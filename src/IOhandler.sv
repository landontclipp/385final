==> flow/design.v <==
package SLC3_2;
   parameter op_ADD = 4'b0001;  
   parameter op_AND = 4'b0101;
   parameter op_NOT = 4'b1001;
   parameter op_BR  = 4'b0000;
   parameter op_JMP = 4'b1100;
   parameter op_JSR = 4'b0100;
   parameter op_LDR = 4'b0110;
   parameter op_STR = 4'b0111;
   parameter op_PAR = 4'b1101;
	parameter op_PC_INIT = 3'b000;
	parameter op_CPU_SEL = 3'b001;
	parameter op_SYNC = 3'b010;
	parameter op_READY = 3'b011;
	parameter op_WAIT = 3'b100;
	parameter op_INTR_PC = 3'b101;
	parameter op_BR_CPUID = 3'b110;
   parameter NO_OP = 15'b0;    
   parameter R0 = 3'b000;       
   parameter R1 = 3'b001;
   parameter R2 = 3'b010;
   parameter R3 = 3'b011;
   parameter R4 = 3'b100;
   parameter R5 = 3'b101;
   parameter R6 = 3'b110;
   parameter R7 = 3'b111;
   parameter p   = 3'b001;      
   parameter z   = 3'b010;
   parameter zp  = 3'b011;
   parameter n   = 3'b100;
   parameter np  = 3'b101;
   parameter nz  = 3'b110;
   parameter nzp = 3'b111;
   parameter outHEX = -1;
   parameter inSW = -1;
	function [15:0] opPC_INIT ( input [2:0] SR, input[3:0] PC_X );
      opPC_INIT[15:12] = op_PAR;
      opPC_INIT[11: 9] = op_PC_INIT;
      opPC_INIT[ 8: 6] = SR;
      opPC_INIT[ 5:4 ] = 2'b00;
      opPC_INIT[ 3: 0] = PC_X;
   endfunction
	function [15:0] opCPU_SEL ( input[3:0] imm4 );
      opCPU_SEL[15:12] = op_PAR;
      opCPU_SEL[11: 9] = op_CPU_SEL;
      opCPU_SEL[ 8: 4] = 5'b00000;
      opCPU_SEL[ 3: 0] = imm4;
   endfunction
	function [15:0] opSYNC ( input[3:0] CPUX_READY );
      opSYNC[15:12] = op_PAR;
      opSYNC[11: 9] = op_SYNC;
      opSYNC[ 8: 4] = 5'b00000;
      opSYNC[ 3: 0] = CPUX_READY;
   endfunction
	function [15:0] opREADY ( );
      opREADY[15:12] = op_PAR;
      opREADY[11: 9] = op_READY;
      opREADY[ 8: 0] = 9'b000000000;
   endfunction
	function [15:0] opBR_CPUID ( input [2:0] CPUID, input[5:0] PCoffset);
      opBR_CPUID[15:12] = op_PAR;
      opBR_CPUID[11: 9] = op_BR_CPUID;
		opBR_CPUID[8:6]   = CPUID;
      opBR_CPUID[ 5: 0] = PCoffset;
   endfunction
	function [15:0] opWAIT ( );
      opWAIT[15:12] = op_PAR;
      opWAIT[11: 9] = op_WAIT;
		opWAIT[8:0]   = 9'b000000000;
   endfunction
	function [15:0] opINTR_PC ( );
      opINTR_PC[15:12] = op_PAR;
      opINTR_PC[11: 9] = op_INTR_PC;
		opINTR_PC[8:0]   = 9'b000000000;
   endfunction
   function [15:0] opCLR ( input [2:0] DR );
      opCLR[15:12] = op_AND;
      opCLR[11: 9] = DR;
      opCLR[ 8: 6] = DR;
      opCLR[ 5   ] = 1'b1;
      opCLR[ 4: 0] = 5'b0;
   endfunction
   function [15:0] opAND ( input [2:0] DR, SR1, SR2 );
      opAND[15:12] = op_AND;
      opAND[11: 9] = DR;
      opAND[ 8: 6] = SR1;
      opAND[ 5: 3] = 3'b0;
      opAND[ 2: 0] = SR2;
   endfunction
   function [15:0] opANDi ( input [2:0] DR, SR, integer imm5 );
      opANDi[15:12] = op_AND;
      opANDi[11: 9] = DR;
      opANDi[ 8: 6] = SR;
      opANDi[ 5   ] = 1'b1;
      opANDi[ 4: 0] = imm5[4:0];
   endfunction
   function [15:0] opADD ( input [2:0] DR, SR1, SR2 );
      opADD[15:12] = op_ADD;
      opADD[11: 9] = DR;
      opADD[ 8: 6] = SR1;
      opADD[ 5: 3] = 3'b0;
      opADD[ 2: 0] = SR2;
   endfunction
   function [15:0] opADDi ( input [2:0] DR, SR, integer imm5 );
      opADDi[15:12] = op_ADD;
      opADDi[11: 9] = DR;
      opADDi[ 8: 6] = SR;
      opADDi[ 5   ] = 1'b1;
      opADDi[ 4: 0] = imm5[4:0];
   endfunction
   function [15:0] opINC ( input [2:0] DR );
      opINC[15:12] = op_ADD;
      opINC[11: 9] = DR;
      opINC[ 8: 6] = DR;
      opINC[ 5   ] = 1'b1;
      opINC[ 4: 0] = 1;
   endfunction
   function [15:0] opDEC ( input [2:0] DR );
      opDEC[15:12] = op_ADD;
      opDEC[11: 9] = DR;
      opDEC[ 8: 6] = DR;
      opDEC[ 5   ] = 1'b1;
      opDEC[ 4: 0] = -1;
   endfunction
   function [15:0] opNOT ( input [2:0] DR, SR );
      opNOT[15:12] = op_NOT;
      opNOT[11: 9] = DR;
      opNOT[ 8: 6] = SR;
      opNOT[ 5: 0] = 5'b1;
   endfunction
   function [15:0] opBR ( input [2:0] condition, integer PCoffset9 );
      opBR[15:12] = op_BR;
      opBR[11: 9] = condition;
      opBR[ 8: 0] = PCoffset9[8:0];
   endfunction
   function [15:0] opJMP ( input [2:0] BaseR );
      opJMP[15:12] = op_JMP;
      opJMP[11: 9] = 3'b0;
      opJMP[ 8: 6] = BaseR;
      opJMP[ 5: 0] = 6'b0;
   endfunction
   function [15:0] opRET ( );
      opRET[15:12] = op_JMP;
      opRET[11: 9] = 3'b0;
      opRET[ 8: 6] = R7;
      opRET[ 5: 0] = 6'b0;
   endfunction
   function [15:0] opJSR ( input integer PCoffset11 );
      opJSR[15:12] = op_JSR;
      opJSR[11   ] = 1'b1;
      opJSR[10: 0] = PCoffset11[10:0];
   endfunction
   function [15:0] opLDR ( input [2:0] DR, BaseR, integer offset6 );
      opLDR[15:12] = op_LDR;
      opLDR[11: 9] = DR;
      opLDR[ 8: 6] = BaseR;
      opLDR[ 5: 0] = offset6[5:0];
   endfunction
   function [15:0] opSTR ( input [2:0] SR, BaseR, integer offset6 );
      opSTR[15:12] = op_STR;
      opSTR[11: 9] = SR;
      opSTR[ 8: 6] = BaseR;
      opSTR[ 5: 0] = offset6[5:0];
   endfunction
endpackage
module IOhandler( input logic clk,
						input logic reset,
						input logic run,
						input logic [4:0] writeRequest,
						input logic [4:0] readRequest, 
						input logic [15:0] ADDR0,
						input logic [15:0] DATA0,
						input logic [15:0] ADDR1,
						input logic [15:0] DATA1,
						input logic [15:0] ADDR2,
						input logic [15:0] DATA2,
						input logic [15:0] ADDR3,
						input logic [15:0] DATA3,
						input logic [15:0] ADDR4,
						input logic [15:0] DATA4,
						input logic [15:0] fromTristate,
						output logic [15:0] toTristate,
						output logic [15:0] addressToSRAM,
						output logic [15:0] DataToCPUs,
						output logic SRAM_WE,
						output logic SRAM_RE,
						output logic SRAM_CE,
						output logic [4:0] requestDone);
logic [2:0] first, first_next;	 
logic [2:0] second, second_next;	 
logic [2:0] third, third_next;
logic [2:0] fourth, fourth_next;
logic [2:0] fifth, fifth_next;
logic [4:0] requestPrev;			 
logic [4:0] readRequestPrev;
logic [4:0] writeRequestPrev;
logic reset_ah;
assign reset_ah = ~reset;
logic [1:0] pause;
always_ff @ (posedge clk or posedge reset_ah) begin
	pause = pause + 1;
	if ( reset_ah ) begin
	 first = 3'b111;
	 second = 3'b111;
	 third = 3'b111;
	 fourth = 3'b111;
	 fifth = 3'b111;
	 first_next = 3'b111;
	 second_next = 3'b111;
	 third_next = 3'b111;
	 fourth_next = 3'b111;
	 fifth_next = 3'b111;
	 requestPrev = 5'b00000;
	 readRequestPrev = 5'b0;
	 writeRequestPrev = 5'b0;
	 pause = 2'b00;
	end
	else if ( 1 ) begin
	unique case ( first )
		3'd0: requestDone[4:0] = 5'b00001;
		3'd1: requestDone[4:0] = 5'b10000;
		3'd2: requestDone[4:0] = 5'b01000;
		3'd3: requestDone[4:0] = 5'b00100;
		3'd4: requestDone[4:0] = 5'b00010;
		default:
				requestDone[4:0] = 5'b00000;
	endcase
		first = first_next;
		second = second_next;
		third = third_next;
		fourth = fourth_next;
		fifth = fifth_next;
		first_next[2:0] = second_next[2:0];
		second_next[2:0] = third_next[2:0];
		third_next[2:0] = fourth_next[2:0];
		fourth_next[2:0] = fifth_next[2:0];
		fifth_next = 3'b111;
		 if ( ((readRequestPrev[4] != readRequest[4]) && (readRequest[4] != 1'b0 )) ||
				((writeRequestPrev[4] != writeRequest[4]) && (writeRequest[4] != 1'b0 )) ) begin
			if ( first_next == 3'd7 ) 
				first_next = 3'd1;
			else if ( second_next == 3'd7 )
				second_next = 3'd1;
			else if ( third_next == 3'd7 )
				third_next = 3'd1;
			else if ( fourth_next == 3'd7 )
				fourth_next = 3'd1;
			else
				fifth_next = 3'd1;
		end
		if ( ((readRequestPrev[3] != readRequest[3]) && (readRequest[3] != 1'b0 )) ||
				((writeRequestPrev[3] != writeRequest[3]) && (writeRequest[3] != 1'b0 )) ) begin
			if ( first_next == 3'd7 ) 
				first_next = 3'd2;
			else if ( second_next == 3'd7 )
				second_next = 3'd2;
			else if ( third_next == 3'd7 )
				third_next = 3'd2;
			else if ( fourth_next == 3'd7 )
				fourth_next = 3'd2;
			else
				fifth_next = 3'd2;
		end
		if ( ((readRequestPrev[2] != readRequest[2]) && (readRequest[2] != 1'b0 )) ||
				((writeRequestPrev[2] != writeRequest[2]) && (writeRequest[2] != 1'b0 )) ) begin
			if ( first_next == 3'd7 ) 
				first_next = 3'd3;
			else if ( second_next == 3'd7 )
				second_next = 3'd3;
			else if ( third_next == 3'd7 )
				third_next = 3'd3;
			else if ( fourth_next == 3'd7 )
				fourth_next = 3'd3;
			else
				fifth_next = 3'd3;
		end
		if ( ((readRequestPrev[1] != readRequest[1]) && (readRequest[1] != 1'b0 )) ||
				((writeRequestPrev[1] != writeRequest[1]) && (writeRequest[1] != 1'b0 )) ) begin
			if ( first_next == 3'd7 ) 
				first_next = 3'd4;
			else if ( second_next == 3'd7 )
				second_next = 3'd4;
			else if ( third_next == 3'd7 )
				third_next = 3'd4;
			else if ( fourth_next == 3'd7 )
				fourth_next = 3'd4;
			else
				fifth_next = 3'd4;
		end
		if ( ((readRequestPrev[0] != readRequest[0]) && (readRequest[0] != 1'b0 )) ||
				((writeRequestPrev[0] != writeRequest[0]) && (writeRequest[0] != 1'b0 )) ) begin
			if ( first_next == 3'd7 ) 
				first_next = 3'd0;
			else if ( second_next == 3'd7 )
				second_next = 3'd0;
			else if ( third_next == 3'd7 )
				third_next = 3'd0;
			else if ( fourth_next == 3'd7 )
				fourth_next = 3'd0;
			else
				fifth_next = 3'd0;
		end
	requestPrev[4:0] = writeRequest[4:0] ^ readRequest[4:0];
	readRequestPrev = readRequest;
	writeRequestPrev = writeRequest;
	end  
end
assign DataToCPUs = fromTristate;
logic init = 1'b1;
assign SRAM_CE = init;
logic start;
logic [15:0] addressToSRAM_buf;
logic SRAM_WE_buf;
assign addressToSRAM = addressToSRAM_buf;
always_ff @(posedge clk or posedge reset_ah) begin
	if ( reset_ah ) begin
		SRAM_WE = 1'b1;
		SRAM_RE = 1'b1;
	end
	else begin
	if ( run || ~init) begin
	 init = 1'b0;
	end
	if ( 1 ) begin
	SRAM_RE = 1'b1;
	SRAM_WE = 1'b1;
	addressToSRAM_buf = 16'hffff;
	start = 1'b1;
	unique case (first)
		default: begin 
		end
		3'd0: begin
			addressToSRAM_buf = ADDR0;
			if (writeRequest[0] == 1'b1) begin
				SRAM_WE = 1'b0;
				toTristate = DATA0;
			end
			else begin
				SRAM_RE = 1'b0;
			end
		end
		3'd1: begin
			addressToSRAM_buf = ADDR1;
			if (writeRequest[4] == 1'b1) begin
				SRAM_WE = 1'b0;
				toTristate = DATA1;
			end
			else begin
				SRAM_RE = 1'b0;
			end
		end
		3'd2: begin
			addressToSRAM_buf = ADDR2;
			if (writeRequest[3] == 1'b1) begin
				SRAM_WE = 1'b0;
				toTristate = DATA2;
			end
			else begin
				SRAM_RE = 1'b0;
			end
		end
		3'd3: begin
			addressToSRAM_buf = ADDR3;
			if (writeRequest[2] == 1'b1) begin
				SRAM_WE = 1'b0;
				toTristate = DATA3;
			end
			else begin
				SRAM_RE = 1'b0;
			end
		end
		3'd4: begin
			addressToSRAM_buf = ADDR4;
			if (writeRequest[1] == 1'b1) begin
				SRAM_WE = 1'b0;
				toTristate = DATA4;
			end
			else begin
				SRAM_RE = 1'b0;
			end
		end
	endcase
	end
	end
end
endmodule
Step by step through the tools: IOhandler
The steps from the RTL of IOhandler to its reports follow in flow order.
Lines are those of the file above, counted from 1.
Cell names lack the library's common part.
{ "design": {"top": "IOhandler", "clock_port": "clk", "library": "sky130hd", "pvt_corner": "tt_025C_1v80"} }

Word-level counts
Yosys after proc, flatten, opt, wreduce and memory -nomap, before mapping. Memory bits, and registers merged into a memory's read port (data or address), are not among the register bits. Print and check cells are not counted. Equal cells are merged and count once.
{ "bits": {"regBits": 68, "elab_cells": 189, "in_bits": 189, "out_inout_bits": 56} }
{ "op_classes": {"eq_ne": 39, "n_mux": 115, "logic": 1, "n_reduce_logical": 20} }
{ "ops": {"columns": ["op", "count"], "rows": [
  ["2-to-1 mux 3 bit", 95],
  ["parallel mux 16 bit (select 5 bit)", 2],
  ["2-to-1 mux 16 bit", 5],
  ["equality test 3 bit with constant B", 21],
  ["parallel mux 5 bit (select 5 bit)", 1],
  ["!= test 1 bit", 10],
  ["logical AND 1 bit", 10],
  ["!= test 2 bit with constant B", 5],
  ["2-to-1 mux 1 bit", 10],
  ["parallel mux 1 bit (select 5 bit)", 2],
  ["AND reduction 7 bit", 1],
  ["logical OR 1 bit", 6],
  ["equality test 3 x 2 -> 1 bit with constant B", 2],
  ["nonzero test 5 bit", 1],
  ["equality test 3 x 1 -> 1 bit with constant B", 1],
  ["logical NOT 3 bit", 1],
  ["AND reduction 2 bit", 1],
  ["inverter 1 bit", 1]
]} }

Longest topological paths
Longest topological path by Yosys (ltp), each cell counted once; first at word level (registers and memories cut), then after technology mapping (sequential cells cut; the memories' decode and read muxes count).
{ "logic_depth": {"depth_word": 30, "ABC_AREA": 0, "ltp_mapped": 9, "depth_no_buf": 7} }

Synthesis result
Source: synth_stat.txt of the flow (Yosys; design flattened, memories mapped). It holds for the ABC_AREA given above (unset counts as 0); a run with the other value may have another netlist.
{ "mapped": {"yosys_area_um2": 4209.0, "flip_flops": 68, "buf_cells": 48, "sequential_area_um2": 1916.8, "stdcells": 452} }
{ "by_type": {"columns": ["cell", "count", "type_area_um2"], "rows": [
  ["edfxtp_1", 38, 1.14E+03],
  ["dfstp_2", 20, 525.504],
  ["a22oi_1", 42, 315.302],
  ["dfrtp_1", 10, 250.24],
  ["o21ai_0", 35, 175.168],
  ["nand2_1", 42, 157.651],
  ["a21oi_1", 27, 135.13],
  ["nand3_1", 26, 130.125],
  ["buf_4", 16, 120.115],
  ["nor2_1", 28, 105.101],
  ["nor2b_1", 15, 93.84],
  ["clkbuf_1", 22, 82.579],
  ["mux2i_1", 7, 70.067],
  ["o2111ai_1", 8, 70.067],
  ["o211ai_1", 8, 60.058],
  ["inv_1", 15, 56.304],
  ["a211oi_1", 7, 52.55],
  ["a31oi_1", 7, 43.792]
]} }
Not listed: further types 42, cells in them 79.

Path before layout
OpenSTA on the mapped netlist: ideal clock, no wires. The path of least setup slack (recovery checks aside). Input and output delay are each 20% of the period. Register names are those of the netlist, which keeps one name where synthesis merged equal registers.
{ "synth_path": {"path_type": "register to register", "start": "register first[2]", "end": "register toTristate[0]", "n_path_buf": 2, "launch_ns": 0.000, "path_stages": 7, "t_required_ns": 3.706, "setup_time_ns": 0.374, "path_delay_ns": 2.365, "t_arrival_ns": 1.991, "setup_slack_ns": 1.715, "period_ns": 4.08, "synth_period_reached_ns": 2.365} }
"path_delay_ns" is the arrival time less input delay plus setup time.
"path_stages" counts driving pins, that of a launching flip-flop among them; a cell with two outputs on the path counts twice.
"synth_period_reached_ns" = period - worst setup slack (recovery checks aside). The figure is calculated, with input and output delays left at 20% of the set period.
The rows between start and end are the longest chain of elaborated cells between them; the timing report does not say that the signal goes this way. Where chains are equally long, one stands for them.
Each line given opens the expression or statement behind the cell; cells for indexed reads and writes are added by Yosys, which also makes memories of some case tables.
A register here has more assigning lines than the two given.
Only ways into the end's enable, where the timed path ends, are counted here.
{ "synth_between": {"cell_sequence": "dfstp_2 > clkbuf_1 > nand2b_1 > clkbuf_1 > o2bb2ai_1 > a221oi_1 > and3_1", "elab_chain_cells": 3, "cells_between": 12, "classes_between": "eq/ne: 9; reduce/logical: 3"} }
{ "synth_rtl": {"columns": ["item", "line", "rtl"], "rows": [
  ["start, declared", 189, "logic [2:0] first, first_next;"],
  ["start, assigned", 203, "first = 3'b111;"],
  ["start, assigned", 228, "first = first_next;"],
  ["equality test 3 bit", 329, "unique case (first)"],
  ["nonzero test 5 bit", null, null],
  ["AND reduction 7 bit", null, null],
  ["end, assigned", 336, "toTristate = DATA0;"],
  ["end, assigned", 346, "toTristate = DATA1;"],
  ["end, declared", 182, "output logic [15:0] toTristate,"]
]} }

Memo
Re: implementation data of IOhandler

IOhandler on sky130hd: 2 stored runs with different settings, listed in no order. Input and output delays are each 20% of the period that was set; the output load is 0.01 pF.

settings of run 1
{
  "period_ns": 3.62,
  "CORE_UTILIZATION": 55,
  "PLACE_DENSITY": 0.91,
  "CELL_PAD_IN_SITES_DETAIL_PLACEMENT": 1,
  "CAP_MARGIN": 20,
  "CORE_MARGIN": 2,
  "SLEW_MARGIN": 20
}
report of run 1: did not finish, place, DPL-0033

settings of run 2
{
  "period_ns": 3.43,
  "CORE_UTILIZATION": 71,
  "SETUP_SLACK_MARGIN": 0.48,
  "PLACE_DENSITY_LB_ADDON": 0.22,
  "CELL_PAD_IN_SITES_GLOBAL_PLACEMENT": 2,
  "ABC_AREA": 1,
  "GPL_ROUTABILITY_DRIVEN": 0,
  "CAP_MARGIN": 20,
  "CORE_MARGIN": 2,
  "SLEW_MARGIN": 20
}
report of run 2: did not finish, place, FLW-0024
